==> flow/design.v <==
module delay #(
	parameter N_CLKS = 100
) (
	input clk,
	input rst,
	input start,
	output logic active,
	output logic done
);
	localparam COUNTER_BITS = $clog2(N_CLKS);
	logic [COUNTER_BITS-1 : 0] counter;
	always_ff @(posedge clk) begin
		if (rst) begin
			counter <= 'b0;
			active <= 'b0;
		end
		else begin
			if (start) begin
				active <= 'b1;
			end
			if (active) begin
				if (counter == N_CLKS-1) begin
					active <= 'b0;
					counter <= 'b0;
				end
				else begin
					counter <= counter + 'b1;
				end
			end
		end
	end
	always_comb begin
		done = 'b0;
		if (active) begin
			if (counter == N_CLKS-1) begin
				done = 'b1;
			end
		end
	end
endmodule
typedef enum {
	UPDI_IN_HDLR_IDLE,
	UPDI_IN_HDLR_READ_ACK,
	UPDI_IN_HDLR_FIFO_READ,
	UPDI_IN_HDLR_FIFO_WRITE,
	UPDI_IN_HDLR_DELAY_START,
	UPDI_IN_HDLR_DELAY,
	UPDI_IN_HDLR_DONE
} updi_input_handler_state;
module updi_input_handler #(
	parameter BITS_N = 6,  
	parameter TIMEOUT_CLKS = 1000,  
	parameter POST_READ_DELAY_CLKS = 1000  
) (
	input clk,
	input rst,
	input wait_ack,
	output logic ack_received,
	output logic ack_error,
	input [BITS_N-1 : 0] n_bytes,
	input start,
	output logic ready,
	output logic done,  
	output logic timeout,
	input [7:0] in_fifo_data,
	input in_fifo_empty,
	output logic in_fifo_rd_en,
	output logic [7:0] out_fifo_data,
	input out_fifo_full,
	output logic out_fifo_wr_en
);
	logic timeout_rst, timeout_start, timeout_done;
	delay #(.N_CLKS(TIMEOUT_CLKS)) timeout_delay_inst (
		.clk(clk),
		.rst(rst | timeout_rst),
		.start(timeout_start),
		.active(),
		.done(timeout_done)
	);
	logic post_read_delay_start, post_read_delay_done;
	delay #(.N_CLKS(POST_READ_DELAY_CLKS)) post_read_delay_inst (
		.clk(clk),
		.rst(rst),
		.start(post_read_delay_start),
		.active(),
		.done(post_read_delay_done)
	);
	updi_input_handler_state state, delay_prev_state;
	logic [BITS_N-1 : 0] counter;
	assign out_fifo_data = in_fifo_data;
	always_ff @(posedge clk) begin
		if (rst) begin
			state <= UPDI_IN_HDLR_IDLE;
		end
		else begin
			case (state)
				UPDI_IN_HDLR_IDLE: begin
					if (start) begin
						counter <= n_bytes;
						state <= UPDI_IN_HDLR_FIFO_READ;
					end
					else if (wait_ack) begin
						state <= UPDI_IN_HDLR_READ_ACK;
					end
				end
				UPDI_IN_HDLR_READ_ACK: begin
					if (timeout_done) begin
						state <= UPDI_IN_HDLR_IDLE;
					end
					if (!in_fifo_empty) begin
						delay_prev_state <= UPDI_IN_HDLR_READ_ACK;
						state <= UPDI_IN_HDLR_DELAY_START;
					end
				end
				UPDI_IN_HDLR_FIFO_READ: begin
					if (timeout_done) begin
						state <= UPDI_IN_HDLR_IDLE;
					end
					if (!in_fifo_empty) begin
						state <= UPDI_IN_HDLR_FIFO_WRITE;
					end
				end
				UPDI_IN_HDLR_FIFO_WRITE: begin
					if (!out_fifo_full) begin
						if (counter == 'b1) begin
							delay_prev_state <= UPDI_IN_HDLR_FIFO_WRITE;
							state <= UPDI_IN_HDLR_DELAY_START;
						end
						else begin
							counter <= counter - 'b1;
							state <= UPDI_IN_HDLR_FIFO_READ;
						end
					end
				end
				UPDI_IN_HDLR_DELAY_START: begin
					state <= UPDI_IN_HDLR_DELAY;
				end
				UPDI_IN_HDLR_DELAY: begin
					if (post_read_delay_done) begin
						state <= UPDI_IN_HDLR_DONE;
					end
				end
				UPDI_IN_HDLR_DONE: begin
					state <= UPDI_IN_HDLR_IDLE;
				end
			endcase
		end
	end
	always_comb begin
		ready = 'b0;
		in_fifo_rd_en = 'b0;
		out_fifo_wr_en = 'b0;
		ack_received = 'b0;
		ack_error = 'b0;
		done = 'b0;
		timeout = 'b0;
		timeout_rst = 'b1;
		timeout_start = 'b0;
		post_read_delay_start = 'b0;
		case (state)
			UPDI_IN_HDLR_IDLE: begin
				ready = 'b1;
			end
			UPDI_IN_HDLR_READ_ACK: begin
				timeout_start = 'b1;
				timeout_rst = 'b0;
				if (timeout_done) begin
					timeout = 'b1;
				end
				if (!in_fifo_empty) begin
					in_fifo_rd_en = 'b1;
				end
			end
			UPDI_IN_HDLR_FIFO_READ: begin
				timeout_start = 'b1;
				timeout_rst = 'b0;
				if (timeout_done) begin
					timeout = 'b1;
				end
				if (!in_fifo_empty) begin
					in_fifo_rd_en = 'b1;
				end
			end
			UPDI_IN_HDLR_FIFO_WRITE: begin
				if (!out_fifo_full) begin
					out_fifo_wr_en = 'b1;
				end
			end
			UPDI_IN_HDLR_DELAY_START: begin
				post_read_delay_start = 'b1;
			end
			UPDI_IN_HDLR_DONE: begin
				if (delay_prev_state == UPDI_IN_HDLR_READ_ACK) begin
					if (in_fifo_data == 'h40) begin
						ack_received = 'b1;
					end
					else begin
						ack_error = 'b0;
					end
				end
				ready = 'b1;
				done = 'b1;
			end
		endcase
	end
endmodule
From RTL to reports: updi_input_handler
What the tools print for updi_input_handler, step after step.
Line numbers count from 1 in the design file above.
Operators: Yosys type, input widths -> output width; for muxes data width and select width s.
Cell names lack the library's common part.
The mark -- stands for no value.
- top: updi_input_handler
- clock: clk
- library: sky130hd
- library corner: tt_025C_1v80

Elaborated design
Counts by Yosys on the flattened word-level netlist (proc, flatten, opt, wreduce; memories kept). Register bits leave out memories and registers merged into their read ports (data or address). Print and check cells are left out. Cells with the same type and inputs are merged into one.
- latch bits at 0
- RAM bits at 0
- word width x clocked read ports: 0
- register bits at 92
- memories kept: 0
- noted ROM bits: 0
- output and inout port bits: 15
- bitwise operators at 2
- noted eq/ne operators: 18
- noted add/sub/neg operators: 3
- multiply operators at 0
- div/mod/pow operators: 0
- $lt $le $gt $ge: 0
- reduce/logical cells: 9
- noted muxes and demuxes: 43
- shift-type cells: 0
- operators by type and width (operator ; number):
    $mux 32 ; 10
    $pmux 32 s7 ; 1
    $eq 32x3->1 const B ; 3
    $eq 32x1->1 const B ; 2
    $eq 32x2->1 const B ; 2
    $pmux 32 s2 ; 1
    $logic_not 32->1 ; 1
    $mux 1 ; 24
    $add 10x1->10 const B ; 2
    $eq 10x10->1 const B ; 2
    $mux 10 ; 2
    $mux 6 ; 3
    $pmux 6 s2 ; 1
    $ne 2x2->1 const B ; 5
    $reduce_and 5->1 ; 2
    $eq 8x7->1 const B ; 1
    $reduce_bool 7->1 ; 1
    $sub 6x1->6 const B ; 1
    $eq 6x1->1 const B ; 1
    $reduce_bool 2->1 ; 2
    $reduce_or 2->1 ; 2
    $reduce_and 4->1 ; 1
    $ne 3x3->1 const B ; 1
    $mux 3 ; 1
    $ne 2x1->1 const B ; 1
    $or 1x1->1 ; 1
    $not 1->1 ; 1

Longest topological paths
Depth = most cells in a row (Yosys ltp): at word level without a register or memory, in the mapped netlist without a sequential cell, where the memories' decode and read muxes count.
- depth after elaboration at 6
- ABC_AREA: 0
- gate-level depth with buffers: 6

After synthesis
The flow's flattened synthesis, as Yosys stat reports it; memories are mapped. The netlist is that of the ABC_AREA named above (0 if unset); the other value can give another one.
Totals and module areas in this step are rounded.
- chip area (Yosys) at 1760 um^2
- sequential area: 781 um^2
- flip-flop cells: 36
- standard cells after synthesis at 190
- cells by type (type ; number):
    dfxtp_1 ; 30
    edfxtp_1 ; 6
    nor2_1 ; 34
    xor2_1 ; 12
    xnor2_1 ; 10
    buf_4 ; 10
    ha_1 ; 4
    nand4_1 ; 8
    nand2_1 ; 11
    a21oi_1 ; 7
    mux2i_1 ; 3
    nand2b_1 ; 4
    nor3_1 ; 5
    nand3_1 ; 4
    and3_1 ; 3
    inv_1 ; 5
    a41oi_2 ; 1
    buf_2 ; 3
Not listed: further types 26, cells in them 30.
By module: a second synthesis without flattening, with its own total; a netlist apart from the flattened one above.
- cell total of the unflattened synthesis: 212
- area (unflattened synthesis) at 1930 um^2
Each row is one instance without its submodules.
- by module (module ; area (um^2) ; cells ; instances ; sequential area (um^2)):
    delay #(N_CLKS=1000) ; 564 ; 62 ; 2 ; 220
    updi_input_handler ; 797 ; 88 ; 1 ; 340

Path before layout
Source: OpenSTA report_checks on the synthesized netlist (no wires, ideal clock, input and output delay 20% of the period each), path of least setup slack; recovery checks are left aside. Register names are those of the netlist, which keeps one name where synthesis merged equal registers.
- path type: flip-flop to flip-flop
- start point: register counter[0]
- end point: register counter[0]
- delay of the path at 1841 ps
- arrival time at 1460 ps
- library setup time: 381 ps
- slack at 359 ps
- noted required time: 1819 ps
- period: 2200 ps
- noted stages on the path: 5
- time at the first pin at 0 ps
- synthesis period reached: 1841 ps
"delay of the path" is the arrival time less input delay plus setup time.
"stages on the path" counts driving pins, that of a launching flip-flop among them; a cell with two outputs on the path counts twice.
"synthesis period reached" is the clock period less the worst setup slack; recovery checks do not enter. This is arithmetic on one report: input and output delays are still those of the set period (20% each).
The rows between start and end are the longest chain of elaborated cells between them; the timing report does not say that the signal goes this way. Where chains are equally long, one stands for them.
A line is the first line of the expression or statement that the cell stems from. Yosys adds cells for indexed reads and writes and turns some case tables into memories.
Only ways into the end's enable, where the timed path ends, are counted here.
- cells stage by stage: edfxtp_1 > ha_1 > or2b_1 > o21ai_0 > a221oi_1
- length of the longest elaborated chain: 3
- noted elaborated cells between the ends (all ways): 3
- RTL lines with such cells at 1
- RTL lines, path after synthesis (what ; line ; RTL):
    start: declaration ; 89 ; logic [BITS_N-1 : 0] counter;
    start: assignment ; 99 ; counter <= n_bytes;
    start: assignment ; 130 ; counter <= counter - 'b1;
    $eq 6x1->1 ; 125 ; if (counter == 'b1) begin
    $ne 2x2->1 ; -- ;
    $reduce_and 5->1 ; -- ;
    end: assignment ; 99 ;
    end: assignment ; 130 ;
    end: declaration ; 89 ;

Worst path after layout
From the final timing report of record 1: the path of least setup slack in the routed layout; clock arrival at registers is part of the times.
The report prints the path's times to 10 ps; the period is as set.
- path type: flip-flop to output port
- start point: register timeout_delay_inst.counter[1]
- end point: output timeout
- noted stages on the path: 6
- time at the first pin at 280 ps
- slack at -40 ps
- period: 1720 ps
- arrival time at 1420 ps
- noted required time: 1380 ps
The rows between start and end are the longest chain of elaborated cells between them; the timing report does not say that the signal goes this way. Where chains are equally long, one stands for them.
A register here has more assigning lines than the two given.
- cells stage by stage: dfxtp_2 > ha_4 > and4bb_2 > nand4_1 > nor2_2 > buf_2
- length of the longest elaborated chain: 5
- noted elaborated cells between the ends (all ways): 5
- RTL lines, path post-layout (what ; line ; RTL):
    start: declaration ; 11 ; logic [COUNTER_BITS-1 : 0] counter;
    start: assignment ; 14 ; counter <= 'b0;
    start: assignment ; 27 ; counter <= counter + 'b1;
    $eq 10x10->1 ; 35 ; if (counter == N_CLKS-1) begin
    $mux 1 ; 35 ;
    $mux 1 ; 34 ; if (active) begin
    $mux 1 ; 167 ; if (timeout_done) begin
    $mux 1 ; 160 ; case (state)
    end: declaration ; 64 ; output logic timeout,

Add stored flow runs of updi_input_handler

Top module updi_input_handler; platform sky130hd; tools Yosys and OpenROAD; 2 stored runs in no particular order. Input and output delays are each 20% of the period that was set; the output load is 0.01 pF.
"power consumption" is the tool's figure for a default switching activity; nothing was simulated.
Values from the reports are rounded here.

Record 1
Settings were period_ns = 1.72; CORE_UTILIZATION = 45; SETUP_SLACK_MARGIN = 0.48; PLACE_DENSITY = 0.73; CORE_ASPECT_RATIO = 0.67; CELL_PAD_IN_SITES_GLOBAL_PLACEMENT = 1; CTS_CLUSTER_DIAMETER = 262; SLEW_MARGIN = 15; CAP_MARGIN = 20; CORE_MARGIN = 2
- noted the utilization: 72.5 %
- power consumption: 1720 uW
- worst slack on setup checks: -40 ps
- noted the die area: 4440 um^2
- netlist area reported by Yosys: 1760 um^2

Record 2
Settings were period_ns = 2.52; CORE_UTILIZATION = 23; PLACE_DENSITY = 0.79; CORE_ASPECT_RATIO = 1.12; CORE_MARGIN = 5; TNS_END_PERCENT = 15; GPL_TIMING_DRIVEN = 1; CTS_CLUSTER_DIAMETER = 396; CAP_MARGIN = 20; SLEW_MARGIN = 20
- noted the utilization: 30.0 %
- worst slack on setup checks: 172 ps
- power consumption: 1120 uW
- noted the die area: 9510 um^2
- netlist area reported by Yosys: 1760 um^2
