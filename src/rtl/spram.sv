==> flow/design.v <==
typedef enum {
	SPRAM_IDLE,
	SPRAM_READ,
	SPRAM_WRITE
} spram_mode;
module spram #(
	parameter SIZE = 16,
	parameter DATA_BITS = 8,
	parameter ADDR_BITS = $clog2(SIZE),
	parameter DELETE_ON_RESET = 0
) (
	input clk,
	input rst,
	input spram_mode mode,
	input [ADDR_BITS-1 : 0] rd_addr,
	input [ADDR_BITS-1 : 0] wr_addr,
	input [DATA_BITS-1 : 0] data_wr,
	output logic [DATA_BITS-1 : 0] data_rd
);
	logic [DATA_BITS-1 : 0] mem [SIZE];
	integer i;
	always @(posedge clk) begin
		if (rst && DELETE_ON_RESET) begin
			for (i = 0; i < SIZE; i = i + 1)
				mem[i] <= 'b0;
		end
		else begin
			case (mode)
				SPRAM_IDLE: begin end
				SPRAM_READ: begin
					data_rd <= mem[rd_addr];
				end
				SPRAM_WRITE: begin
					mem[wr_addr] <= data_wr;
				end
			endcase
		end
	end
endmodule
### Step by step through the tools: spram

Tool output for the design above, in the order of the flow.
Line numbers count from 1 in the design file above.
Operators: Yosys type, input widths -> output width; for muxes data width and select width s.
Cell names lack the library's common part.
Not given: --

| design | value |
|---|---|
| top | spram |
| clock port | clk |
| library | sky130hd |
| library corner | tt_025C_1v80 |

### Word-level counts

Counts by Yosys on the flattened word-level netlist (proc, flatten, opt, wreduce; memories kept). Register bits leave out memories and registers merged into their read ports (data or address); mux counts leave out enables and synchronous resets folded into registers. Print and check cells are left out. Cells with the same type and inputs are merged into one.
Yosys's memory passes give these memory sizes; they may raise the number of words (mostly to a power of two), join words into wider ones and drop unused or constant bits.

| operators by class | value |
|---|---|
| add/subtract/negate cells | 0 |
| $mul | 0 |
| divide/modulo/power cells | 0 |
| $lt $le $gt $ge | 0 |
| eq/ne operators | 2 |
| shift operators | 0 |
| muxes and demuxes | 7 |
| bitwise logic cells | 1 |
| reductions and logical operators | 2 |

Operators with widths:

| operator | count |
|---|---|
| $logic_and 1x32->1 const B | 1 |
| $eq 32x1->1 const B | 1 |
| $eq 32x2->1 const B | 1 |
| $mux 8 | 2 |
| $mux 4 | 2 |
| $mux 1 | 3 |
| $reduce_and 2->1 | 1 |
| $not 1->1 | 1 |

| word-level totals | value |
|---|---|
| register bits | 0 |
| bits in latches | 0 |
| memory bits (writable) | 128 |
| bits in read-only memories | 0 |
| memories | 1 |
| input bits | 50 |
| output and inout port bits | 8 |
| word-level cells | 13 |

Memory list:

| memory | words | bits a word | line | text |
|---|---|---|---|---|
| mem | 16 | 8 | 20 | `logic [DATA_BITS-1 : 0] mem [SIZE];` |

### Depth

Longest topological path by Yosys (ltp), each cell counted once; first at word level (registers and memories cut), then after technology mapping (sequential cells cut; the memories' decode and read muxes count).

| depth | value |
|---|---|
| depth after elaboration | 3 |
| ABC_AREA | 0 |
| mapped depth | 5 |
| gate-level depth less buffers | 3 |

### Mapped cells and area

The flow's flattened synthesis, as Yosys stat reports it; memories are mapped. The netlist is that of the ABC_AREA named above (0 if unset); the other value can give another one.
Totals and module areas in this step are rounded.

Cell types:

| cell type | count |
|---|---|
| edfxtp_1 | 136 |
| mux4_2 | 32 |
| a22oi_1 | 16 |
| nor4_1 | 16 |
| nor4_2 | 7 |
| buf_6 | 4 |
| nand2_1 | 10 |
| nand2b_1 | 4 |
| nand4_2 | 2 |
| buf_1 | 5 |
| nor2b_1 | 3 |
| nand3b_1 | 2 |
| nor2_1 | 3 |
| nand3_1 | 2 |
| nor4b_1 | 1 |
| buf_4 | 1 |
| and2_1 | 1 |
| or2_2 | 1 |

Other cell types: 3; their cells: 3.

| synthesis totals | value |
|---|---|
| mapped cells | 249 |
| synthesis area | 5360 µm² |
| area of sequential cells | 4080 µm² |
| flip-flops | 136 |
| buffers | 12 |

### Path before layout

OpenSTA on the mapped netlist: ideal clock, no wires. The path of least setup slack (recovery checks aside). Input and output delay are each 20% of the period. Register names are those of the netlist, which keeps one name where synthesis merged equal registers.

| path post-synthesis | value |
|---|---|
| path type | input-to-reg |
| from | input port mode[3] |
| to | memory mem[11][0] |
| period | 3220 ps |
| library setup time | 395 ps |
| data arrival time | 2299 ps |
| required time | 2825 ps |
| slack | 527 ps |
| path delay | 2050 ps |
| stages on the path | 4 |
| path buffers | 1 |
| synthesis period reached | 2693 ps |

"path delay" = arrival - input delay + setup time.
"stages on the path" counts driving pins, that of a launching flip-flop among them; a cell with two outputs on the path counts twice.
"synthesis period reached" is the clock period less the worst setup slack; recovery checks do not enter. This is arithmetic on one report: input and output delays are still those of the set period (20% each).
The rows between start and end are the longest chain of elaborated cells between them; the timing report does not say that the signal goes this way. Where chains are equally long, one stands for them.
A line is the first line of the expression or statement that the cell stems from. Yosys adds cells for indexed reads and writes and turns some case tables into memories.
The path ends at the enable pin of a flip-flop; only ways to that pin are counted.

| on the way, post-synthesis | value |
|---|---|
| cell sequence | nor4_1 nand4_2 buf_6 nor4_1 |
| length of the longest elaborated chain | 3 |
| elaborated cells between the ends (all ways) | 5 |
| those cells by class | 1 x eq/ne; 4 x mux |

Ends and longest elaborated chain, post-synthesis:

| item | line | text |
|---|---|---|
| from (decl) | 14 | `input spram_mode mode,` |
| $eq 32x2->1 | 28 | `case (mode)` |
| $mux 4 | 28 |  |
| $mux 4 | 23 | `if (rst && DELETE_ON_RESET) begin` |
| to (decl) | 20 | `logic [DATA_BITS-1 : 0] mem [SIZE];` |

### Worst path after layout

From the final timing report of entry A: the path of least setup slack in the routed layout; clock arrival at registers is part of the times.
The path's times are printed in steps of 10 ps; the period is the one set.

| path post-layout | value |
|---|---|
| path type | input-to-reg |
| from | input port mode[16] |
| to | memory mem[9][2] |
| period | 3100 ps |
| library setup time | 300 ps |
| data arrival time | 2290 ps |
| required time | 3210 ps |
| slack | 920 ps |
| stages on the path | 6 |
| path buffers | 3 |

The rows between start and end are the longest chain of elaborated cells between them; the timing report does not say that the signal goes this way. Where chains are equally long, one stands for them.
The path ends at the enable pin of a flip-flop; only ways to that pin are counted.

| on the way, post-layout | value |
|---|---|
| cell sequence | clkdlybuf4s50_1 nor4_1 nand4_2 buf_4 nor4_2 buf_4 |
| length of the longest elaborated chain | 3 |
| elaborated cells between the ends (all ways) | 5 |
| those cells by class | 1 x eq/ne; 4 x mux |

Ends and longest elaborated chain, post-layout:

| item | line | text |
|---|---|---|
| from (decl) | 14 | `input spram_mode mode,` |
| $eq 32x2->1 | 28 | `case (mode)` |
| $mux 4 | 28 |  |
| $mux 4 | 23 | `if (rst && DELETE_ON_RESET) begin` |
| to (decl) | 20 | `logic [DATA_BITS-1 : 0] mem [SIZE];` |

Stored flow runs of spram (2 of them; Yosys, OpenROAD, sky130hd). They differ in their settings and are not a sequence. Constraints: input delay and output delay 20% of the set period each, output load 0.01 pF.
"clock period reached": clock period set for the run, less the worst setup slack. It is reckoned from that one timing run; input and output delays stay at 20% of the period that was set.
"worst path time" = time allowed to the worst setup path (clock period - input delay - output delay, where it has them) - its slack; a late launch clock adds to it, a late capture clock takes from it.
"power" rests on the timing tool's default activity at the inputs, not on a simulated workload.
"worst path time" is given in steps of 10 ps.
Results are given in rounded form.
Among the settings, . means not set for that run.

| stored run | period_ns | CAP_MARGIN | CORE_MARGIN | CORE_UTILIZATION | SLEW_MARGIN | SETUP_SLACK_MARGIN | PLACE_DENSITY | HOLD_SLACK_MARGIN | CELL_PAD_IN_SITES_DETAIL_PLACEMENT | TNS_END_PERCENT | GPL_TIMING_DRIVEN | GPL_ROUTABILITY_DRIVEN | MAX_ROUTING_LAYER | worst hold slack in the final report (ps) | die outline area (µm²) | worst path time (ps) | class of the worst setup path | clock period reached (ps) | netlist area reported by Yosys (µm²) | power (W) | lowest setup slack (ps) | post-route utilization (%) | total negative slack on setup checks (ps) | standard-cell area after layout (µm²) |
|---|---|---|---|---|---|---|---|---|---|---|---|---|---|---|---|---|---|---|---|---|---|---|---|---|
| entry A | 3.1 | 20 | 2 | 40 | 20 | . | . | . | . | . | . | . | . | 759 | 14300 | 1560 | input-to-reg | 2178 | 5360 | 0.00427 | 922 | 52.7 | 0 | 6950 |
| entry B | 2.04 | 40 | 2 | 20 | 20 | 0.4 | 0.62 | 0.23 | 0 | 80 | 0 | 1 | met4 | 495 | 28100 | 1300 | input-to-reg | 1705 | 5360 | 0.00658 | 335 | 30.2 | 0 | 7900 |
