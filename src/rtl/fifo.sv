==> flow/design.v <==
module fifo #(
	parameter DEPTH = 16,  
	parameter WIDTH = 8,  
	parameter ALMOST_EMPTY_THRESHOLD = 3,  
	parameter ALMOST_FULL_THRESHOLD = 3  
) (
	input clk,
	input rst,
	input [WIDTH-1 : 0] in,
	output logic [WIDTH-1 : 0] out,
	input rd_en,
	input wr_en,
	output logic empty,
	output logic almost_empty,
	output logic full,
	output logic almost_full
);
	localparam ADDR_BITS = $clog2(DEPTH);  
	logic [WIDTH-1 : 0] memory [DEPTH];
	logic [ADDR_BITS-1 : 0] rd_ptr;
	logic [ADDR_BITS-1 : 0] wr_ptr;
	integer n_elements;
	wire [ADDR_BITS-1 : 0] next_rd_ptr = rd_ptr + 'b1;
	wire [ADDR_BITS-1 : 0] next_wr_ptr = wr_ptr + 'b1;
	always_ff @(posedge clk) begin
		if (rst) begin
			out <= 'b0;
			rd_ptr <= 'b0;
			wr_ptr <= 'b0;
			n_elements <= 'b0;
		end
		else begin
			if (rd_en && !empty) begin
				out <= memory[rd_ptr];
				rd_ptr <= next_rd_ptr;
				n_elements <= n_elements - 'b1;
			end
			if (wr_en && !full) begin
				memory[wr_ptr] <= in;
				wr_ptr <= next_wr_ptr;
				n_elements <= n_elements + 'b1;
			end
		end
	end
	assign empty = (rd_ptr == wr_ptr);
	assign almost_empty = (n_elements <= ALMOST_EMPTY_THRESHOLD);
	assign full = (rd_ptr == next_wr_ptr);
	assign almost_full = (n_elements >= DEPTH - ALMOST_FULL_THRESHOLD);
endmodule
# Step by step through the tools: fifo
# The steps from the RTL of fifo to its reports follow in flow order.
# Lines are those of the file above, counted from 1.
# Cell names lack the library's common part.
# Not given: n/a
[design]
top_module = "fifo"
clock_port = "clk"
lib = "sky130hd"
corner = "tt_025C_1v80"

# Elaborated design
# Counts by Yosys on the flattened word-level netlist (proc, flatten, opt, wreduce; memories kept). Register bits leave out memories and registers merged into their read ports (data or address). Print and check cells are left out. Cells with the same type and inputs are merged into one.
# Memory sizes are those after Yosys's memory passes, which may raise the word count (mostly to a power of two), join words into wider ones and drop unused or constant bits.
[bits]
mem_count = 1
word_cells = 25
rom_bits = 0
output_inout_bits = 12
ramBits = 128
clocked_rd_ports_x_width = 8
ff_bits = 40
latchBits = 0
input_bits = 12
[op_classes]
cmp = 2
equal = 2
div = 0
shift = 0
n_mul = 0
muxes = 8
bitwise = 0
n_addsub = 4
reduce_and_logical = 5
[mem_list]
columns = ["name", "words", "width", "read_ports", "write_ports", "line_no", "text"]
rows = [
  ["memory", 16, 8, 1, 1, 19, "logic [WIDTH-1 : 0] memory [DEPTH];"],
]
[ops]
columns = ["cell", "n"]
rows = [
  ["two-way mux 32 bit", 2],
  ["adder 32 x 1 -> 32 bit with constant B", 1],
  ["subtractor 32 x 1 -> 32 bit with constant B", 1],
  ["less-or-equal comparator 32 x 3 -> 1 bit with constant B", 1],
  [">= comparator 32 x 5 -> 1 bit with constant B", 1],
  ["two-way mux 8 bit", 2],
  ["adder 4 x 1 -> 4 bit with constant B", 2],
  ["== test 4 bit", 2],
  ["two-way mux 4 bit", 2],
  ["logical AND 1 bit", 2],
  ["zero test 1 bit", 2],
  ["nonzero test 2 bit", 1],
  ["two-way mux 1 bit", 2],
]

# Logic depth
# Depth = most cells in a row (Yosys ltp): at word level without a register or memory, in the mapped netlist without a sequential cell, where the memories' decode and read muxes count.
[depth]
ltp_word = 6
ABC_AREA = 0
mapped_depth = 16
mapped_depth_nobuf = 15

# Synthesis result
# Yosys stat after the flow's synthesis: flattened, memories mapped to cells. It holds for the ABC_AREA given above (unset counts as 0); a run with the other value may have another netlist.
[mapped]
buffers = 29
yosys_area_um2 = 8550.7
cells = 651
ff_cells = 176
seq_area_um2 = 4804.6
[types]
columns = ["cell_type", "n", "area_total_um2"]
rows = [
  ["edfxtp_1", 128, 3.84E+03],
  ["dfxtp_1", 48, 960.922],
  ["mux4_2", 40, 900.864],
  ["ha_1", 35, 437.92],
  ["a21oi_1", 53, 265.254],
  ["nand2_1", 61, 228.97],
  ["nor2_1", 50, 187.68],
  ["xnor2_1", 21, 183.926],
  ["a21o_1", 16, 120.115],
  ["mux2i_1", 11, 110.106],
  ["xor2_1", 11, 96.342],
  ["o21ai_0", 16, 80.077],
  ["nand3_1", 12, 60.058],
  ["and3_1", 8, 50.048],
  ["a211oi_1", 6, 45.043],
  ["buf_6", 4, 45.043],
  ["nor4_1", 7, 43.792],
  ["buf_2", 8, 40.038],
]
# Not listed: further types 52, cells in them 116.

# Timing after synthesis
# Path of least setup slack by OpenSTA after synthesis, without wires, with an ideal clock, recovery checks aside; 20% of the period is set as input and as output delay. Where synthesis merged equal registers, the netlist keeps one of their names.
[synth_path]
kind = "register to register"
from = "register wr_ptr[0]"
to = "register n_elements[31]"
delay_ns = 4.041
arrival_ns = 3.920
period_ns = 6.6
required_time_ns = 6.479
t_first_pin_ns = 0.000
path_buffers = 2
path_stages = 16
slack_ns = 2.559
setup_ns = 0.121
synth_period_reached_ns = 4.041
# "delay_ns" = arrival - input delay + setup time.
# "path_stages" counts driving pins, that of a launching flip-flop among them; a cell with two outputs on the path counts twice.
# "synth_period_reached_ns" = period - worst setup slack (recovery checks aside). The figure is calculated, with input and output delays left at 20% of the set period.
# A register here has more assigning lines than the two given.
[synth_between]
cell_sequence = "dfxtp_1 inv_1 ha_1 xor2_1 nor4_2 nand2b_4 buf_6 ha_1 buf_2 and4_1 a21o_1 a2111oi_0 a21oi_1 nand2_2 mux2_4 mux2_4"
cone_cells = 10
lines_between = 5
cone_classes = "add/sub: 1; eq/ne: 2; mux: 2; reduce/logical: 5"
[synth_rtl]
columns = ["item", "line_no", "text"]
rows = [
  ["start, declared", 21, "logic [ADDR_BITS-1 : 0] wr_ptr;"],
  ["start, assigned", 29, "wr_ptr <= 'b0;"],
  ["start, assigned", 40, "wr_ptr <= next_wr_ptr;"],
  ["end, assigned", 36, "n_elements <= n_elements - 'b1;"],
  ["end, assigned", 41, "n_elements <= n_elements + 'b1;"],
  ["end, declared", 22, "integer n_elements;"],
]
# Chain of elaborated cells between the ends: none given.
# Some nets on the timed path still bear RTL names; the line given drives or declares the net.
[synth_nets]
columns = ["signal", "line_no", "text"]
rows = [
  ["next_wr_ptr[0]", 24, "wire [ADDR_BITS-1 : 0] next_wr_ptr = wr_ptr + 'b1;"],
  ["next_wr_ptr[1]", 24, ""],
  ["full", 47, "assign full = (rd_ptr == next_wr_ptr);"],
]

# Timing after layout
# Path of least setup slack in the final report of job 1 (OpenROAD, finished layout, wires in). Where an end is a register, its clock arrival counts in the times.
[layout_path]
kind = "register to register"
from = "register wr_ptr[0]"
to = "register n_elements[30]"
slack_ns = 0.24
path_stages = 18
period_ns = 4.24
arrival_ns = 4.32
required_time_ns = 4.56
setup_ns = 0.11
path_buffers = 2
t_first_pin_ns = 0.43
# A register here has more assigning lines than the two given.
[layout_between]
cell_sequence = "dfxtp_1 inv_1 ha_1 xor2_1 nor4_4 nand2b_4 buf_4 inv_4 fa_1 nor2b_1 o21a_1 a311o_1 a21o_1 a211oi_2 buf_4 o31ai_1 a31o_1 nand3_1"
cone_cells = 10
lines_between = 5
cone_classes = "add/sub: 1; eq/ne: 2; mux: 2; reduce/logical: 5"
[layout_rtl]
columns = ["item", "line_no", "text"]
rows = [
  ["start, declared", 21, "logic [ADDR_BITS-1 : 0] wr_ptr;"],
  ["start, assigned", 29, "wr_ptr <= 'b0;"],
  ["start, assigned", 40, "wr_ptr <= next_wr_ptr;"],
  ["end, assigned", 36, "n_elements <= n_elements - 'b1;"],
  ["end, assigned", 41, "n_elements <= n_elements + 'b1;"],
  ["end, declared", 22, "integer n_elements;"],
]
# Chain of elaborated cells between the ends: none given.
# Some nets on the timed path still bear RTL names; the line given drives or declares the net.
[layout_nets]
columns = ["signal", "line_no", "text"]
rows = [
  ["next_wr_ptr[0]", 24, "wire [ADDR_BITS-1 : 0] next_wr_ptr = wr_ptr + 'b1;"],
  ["next_wr_ptr[1]", 24, ""],
]

# Flow measurements of fifo on sky130hd: 2 stored runs with different settings, listed in no order. Input and output delays are each 20% of the period that was set; the output load is 0.01 pF.
# "clock_period_reached_ns": clock period set for the run, less the worst setup slack. It is reckoned from that one timing run; input and output delays stay at 20% of the period that was set.
# "worst_setup_path_time_ns" is the time allowed to the run's worst setup path (the clock period less input and output delay, where it has them) less its slack. Clock arrival times count: a late capture clock shortens it, a late launch clock lengthens it.
# By "totalPower_uw" is meant OpenSTA's value without simulated activity: inputs other than the clock are taken to toggle once in ten clock periods, and the tool carries that through the logic.

[[run]]
name = "job 1"
[run.settings]
period_ns = 4.24
CORE_UTILIZATION = 44
CAP_MARGIN = 20
CORE_MARGIN = 2
SLEW_MARGIN = 20
[run.results]
final_setup_ws_ns = 0.241
clock_period_reached_ns = 3.999
final_hold_ws_ns = 0.484
fin_tns_ns = 0.000
post_synth_area_um2 = 8550.7
worst_setup_path_time_ns = 4.00
path_kind = "register to register"
util_pct = 51.4
layout_stdcell_area_um2 = 9715.6
design.die.area_um2 = 20565.0
totalPower_uw = 6676

[[run]]
name = "job 2"
[run.settings]
period_ns = 2.85
CORE_UTILIZATION = 30
PLACE_DENSITY_LB_ADDON = 0.3
CORE_ASPECT_RATIO = 1.42
CORE_MARGIN = 3
CELL_PAD_IN_SITES_GLOBAL_PLACEMENT = 3
CELL_PAD_IN_SITES_DETAIL_PLACEMENT = 1
TNS_END_PERCENT = 90
ABC_AREA = 0
CAP_MARGIN = 5
SLEW_MARGIN = 20
[run.results]
post_synth_area_um2 = 8550.7
util_pct = 41.0
design.die.area_um2 = 30595.3
fin_tns_ns = -12.781
final_hold_ws_ns = 0.499
layout_stdcell_area_um2 = 11487.3
totalPower_uw = 12311
clock_period_reached_ns = 3.638
worst_setup_path_time_ns = 3.64
path_kind = "register to register"
final_setup_ws_ns = -0.788
